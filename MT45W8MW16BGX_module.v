==> flow/design.v <==
`timescale 1ns / 1ps
module MT45W8MW16BGX_module(
    input clk,
    input read,
    input write,
    input reset,
    input [23:0] address,
    input [15:0] data_in,
    output [15:0] data_out,
    output reg read_data = 0,
    output reg RamCLK = 0,
    output reg RamADVn = 0,
    output reg RamCEn = 1,
    output reg RamCRE = 0,
    output reg RamOEn = 1,
    output reg RamWEn = 1,
    output reg RamLBn = 0,
    output reg RamUBn = 0,
    input RamWait,
    inout [15:0] MemDB,
    output [22:0] MemAdr
    );
assign MemDB = ((state == WRITE0_ST) || (state == WRITE1_ST)) ? data_in : 16'hzzzz;
assign data_out = MemDB;
assign MemAdr = address;
parameter REST_ST    = 3'b000;
parameter READ0_ST   = 3'b001;
parameter READ1_ST   = 3'b010;
parameter WRITE0_ST  = 3'b011;
parameter WRITE1_ST  = 3'b100;
reg [2:0] state = REST_ST;
always @ (posedge clk)
    if(reset == 1)
        state = REST_ST;
    else begin
        case (state)
            REST_ST : begin
                RamCEn <= 1;
                RamOEn <= 1;
                RamWEn <= 1;
                read_data <= 0;
                if(read == 1)
                    state <= READ0_ST;
                else if(write == 1)
                    state <= WRITE0_ST;
                else
                    state <= REST_ST;
            end
            READ0_ST : begin
                RamCEn <= 0;
                RamOEn <= 0;
                RamWEn <= 1;
                read_data <= 0;
                if(delay_done == 1)
                    state <= READ1_ST;
                else
                    state <= READ0_ST;
            end
            READ1_ST : begin
                RamCEn <= 0;
                RamOEn <= 0;
                RamWEn <= 1;
                read_data <= 1;
                state <= REST_ST;
            end
            WRITE0_ST : begin
                RamCEn <= 0;
                RamOEn <= 1;
                RamWEn <= 0;
                if(delay_done == 1)
                    state <= WRITE1_ST;
                else
                    state <= WRITE0_ST;
            end
            WRITE1_ST : begin
                RamCEn <= 0;
                RamOEn <= 1;
                RamWEn <= 0;
                state <= REST_ST;
            end
        endcase
    end
integer counter = 0;
integer counter_max = 10;
reg delay_done = 0;
always @(posedge clk)
    if((state == REST_ST) || (state == READ1_ST) || (state == WRITE1_ST))begin
        counter <= 0;
        delay_done <= 0;
    end
    else if(counter < counter_max) begin
        counter <= counter + 1;
        delay_done <= 0;
    end
    else begin
        counter <= 0;
        delay_done <= 1;
    end
endmodule
======== Step by step through the tools: MT45W8MW16BGX_module ========
What the tools print for MT45W8MW16BGX_module, step after step.
Line numbers count from 1 in the design file above.
Cell names lack the library's common part.
Not given: --
set-up
  top module .............................. MT45W8MW16BGX_module
  clock port .............................. clk
  library ................................. sky130hd
  timing corner ........................... tt_025C_1v80

======== Word-level counts ========
Source: Yosys, flattened and elaborated, memories not mapped. Widths are those after wreduce. Registers that Yosys merges into a memory's read port (data or address) are not register bits. Print and check cells do not count. Equal cells are merged and count once.
word-level totals
  register bits after elaboration ......... 40
  word-level cells ........................ 47
  input bits .............................. 45
  output and inout bits ................... 64
operators by class
  add/subtract/negate cells ............... 1
  bitwise logic cells ..................... 2
  eq/ne operators ......................... 4
  mux-type cells .......................... 11
  reduce/logical cells .................... 21
  order comparisons ....................... 1
operators with widths
  cell                                                                    count
  32-bit by 2-bit adder with 32-bit output (second input constant)        1
  32-bit by 5-bit < comparator with 1-bit output (second input constant)  1
  16-bit two-way mux                                                      1
  3-bit parallel mux with 4-bit select                                    1
  2-bit OR reduction                                                      5
  2-bit AND reduction                                                     4
  2-bit nonzero test                                                      4
  1-bit parallel mux with 2-bit select                                    4
  3-bit by 2-bit == test with 1-bit output (second input constant)        2
  3-bit OR reduction                                                      2
  2-bit two-way mux                                                       3
  4-bit nonzero test                                                      1
  4-bit OR reduction                                                      1
  1-bit logical OR                                                        3
  3-bit by 1-bit == test with 1-bit output (second input constant)        1
  3-bit == test (second input constant)                                   1
  3-bit logical NOT                                                       1
  3-bit two-way mux                                                       1
  1-bit inverter                                                          2
  1-bit two-way mux                                                       1

======== Longest topological paths ========
Depth = most cells in a row (Yosys ltp): at word level without a register or memory, in the mapped netlist without a sequential cell, where the memories' decode and read muxes count.
depth
  depth in word-level cells ............... 4
  ABC_AREA ................................ 0
  gate-level depth with buffers ........... 6
  gate-level depth less buffers ........... 5

======== Synthesis result ========
Yosys stat after the flow's synthesis: flattened, memories mapped to cells. It holds for the ABC_AREA given above (unset counts as 0); a run with the other value may have another netlist.
cell types
  type      count  total area (µm²)
  dfxtp_1   36     720.691
  buf_4     60     450.432
  a211oi_1  16     120.115
  edfxtp_1  4      120.115
  nor3_1    19     95.091
  o31ai_1   12     90.086
  or4_1     12     90.086
  xor2_1    8      70.067
  xnor2_1   7      61.309
  nand3_1   11     55.053
  and4_1    6      52.55
  nand2_1   14     52.55
  clkbuf_1  13     48.797
  nor4_1    7      43.792
  o21ai_0   8      40.038
  nor2b_1   5      31.28
  a21oi_1   5      25.024
  nand4_1   4      25.024
Other cell types: 16; their cells: 29.
synthesis totals
  mapped flip-flops ....................... 40
  mapped cells ............................ 276
  area of sequential cells ................ 840.8 µm²
  synthesis area .......................... 2401.1 µm²
  buffers ................................. 74

======== Worst setup path after synthesis ========
OpenSTA on the mapped netlist: ideal clock, no wires. The path of least setup slack (recovery checks aside). Input and output delay are each 20% of the period. Register names are those of the netlist, which keeps one name where synthesis merged equal registers.
timing post-synthesis
  path kind ............................... register -> register
  start ................................... reg counter[0]
  end ..................................... reg counter[20]
  driving pins on the path ................ 7
  path buffers ............................ 1
  data required time ...................... 2214 ps
  setup time .............................. 86 ps
  delay of the path ....................... 2008 ps
  setup slack ............................. 292 ps
  clock period ............................ 2300 ps
  arrival time ............................ 1922 ps
  launch time at the first pin ............ 0 ps
  period reached after synthesis .......... 2008 ps
"delay of the path" is the arrival time less input delay plus setup time.
"driving pins on the path": output pins that drive a net of the path, with the launching flip-flop's if there is one; two outputs of one cell count as two.
"period reached after synthesis" = period - worst setup slack (recovery checks aside). The figure is calculated, with input and output delays left at 20% of the set period.
Between the ends stands the longest chain of elaborated cells between them, by number of cells; it is not shown to be the way that was timed. Of several equally long chains one is given.
A line is the first line of the expression or statement that the cell stems from. Yosys adds cells for indexed reads and writes and turns some case tables into memories.
A register here has more assigning lines than the two given.
on the way, post-synthesis
  path through ............................ dfxtp_1 > ha_1 > nand3_1 > or4_4 > buf_6 > or4_1 > a211oi_1
  cells in the longest elaborated chain ... 3
  elaborated cells on any way between the ends .. 4
  source lines of those cells ............. 2
  those cells by class .................... add/sub: 1; compare: 1; logic: 1; reduce/logical: 1
ends and longest elaborated chain, post-synthesis
  element                                         RTL line  source
  start, declared                                 83        integer counter = 0;
  start, assigned                                 88        counter <= 0;
  start, assigned                                 92        counter <= counter + 1;
  32-bit by 5-bit < comparator with 1-bit output  91        else if(counter < counter_max) begin
  1-bit inverter                                  --
  2-bit OR reduction                              --
  end, assigned                                   88
  end, assigned                                   92
  end, declared                                   83

======== Path in the finished layout ========
From the final timing report of flow run 1: the path of least setup slack in the routed layout; clock arrival at registers is part of the times.
The path's times are printed in steps of 10 ps; the period is the one set.
timing post-layout
  path kind ............................... register -> register
  start ................................... reg counter[24]
  end ..................................... reg counter[30]
  path buffers ............................ 0
  data required time ...................... 1860 ps
  setup slack ............................. -260 ps
  driving pins on the path ................ 5
  setup time .............................. 90 ps
  arrival time ............................ 2110 ps
  launch time at the first pin ............ 310 ps
  clock period ............................ 1630 ps
Between the ends stands the longest chain of elaborated cells between them, by number of cells; it is not shown to be the way that was timed. Of several equally long chains one is given.
A register here has more assigning lines than the two given.
on the way, post-layout
  path through ............................ dfxtp_1 > and4_1 > nand3_2 > or4_1 > a211oi_1
  cells in the longest elaborated chain ... 3
  elaborated cells on any way between the ends .. 4
  source lines of those cells ............. 2
  those cells by class .................... add/sub: 1; compare: 1; logic: 1; reduce/logical: 1
ends and longest elaborated chain, post-layout
  element                                         RTL line  source
  start, declared                                 83        integer counter = 0;
  start, assigned                                 88        counter <= 0;
  start, assigned                                 92        counter <= counter + 1;
  32-bit by 5-bit < comparator with 1-bit output  91        else if(counter < counter_max) begin
  1-bit inverter                                  --
  2-bit OR reduction                              --
  end, assigned                                   88
  end, assigned                                   92
  end, declared                                   83

Settings and measured results of 2 stored flow runs for module MT45W8MW16BGX_module (sky130hd), not sorted in any way. The constraints put input and output delay at 20% of the set period each and load the outputs with 0.01 pF.
By "reached clock period" is meant the clock period of the run minus its worst setup slack. This is arithmetic on one report: input and output delays are still those of the set period (20% each).
"total design power": no workload was simulated; the value follows from the tool's default switching activity.

---- flow run 1 ----
settings
  period_ns = 1.63
  CORE_UTILIZATION = 49
  PLACE_DENSITY = 0.71
  HOLD_SLACK_MARGIN = 0.25
  CORE_MARGIN = 7
  CELL_PAD_IN_SITES_DETAIL_PLACEMENT = 1
  GPL_TIMING_DRIVEN = 1
  GPL_ROUTABILITY_DRIVEN = 1
  CTS_CLUSTER_DIAMETER = 341
  CAP_MARGIN = 20
  SLEW_MARGIN = 20
results
  worst setup slack after layout .......... -258 ps
  synthesis area .......................... 2401.1 µm²
  total design power ...................... 1.948 mW
  sum of negative setup slack ............. -3859 ps
  die footprint ........................... 7056.0 µm²
  worst hold slack in the final report .... 524 ps
  reached clock period .................... 1888 ps
  standard-cell area of the final layout .. 2840.2 µm²

---- flow run 2 ----
settings
  period_ns = 4.03
  CORE_UTILIZATION = 40
  PLACE_DENSITY_LB_ADDON = 0.29
  CORE_ASPECT_RATIO = 2.0
  CORE_MARGIN = 10
  ABC_AREA = 0
  GPL_TIMING_DRIVEN = 1
  CTS_CLUSTER_DIAMETER = 241
  MAX_ROUTING_LAYER = met4
  CAP_MARGIN = 20
  SLEW_MARGIN = 20
results
  worst setup slack after layout .......... 1603 ps
  synthesis area .......................... 2401.1 µm²
  total design power ...................... 0.8748 mW
  sum of negative setup slack ............. 0 ps
  die footprint ........................... 9689.9 µm²
  worst hold slack in the final report .... 497 ps
  reached clock period .................... 2427 ps
  standard-cell area of the final layout .. 2238.4 µm²
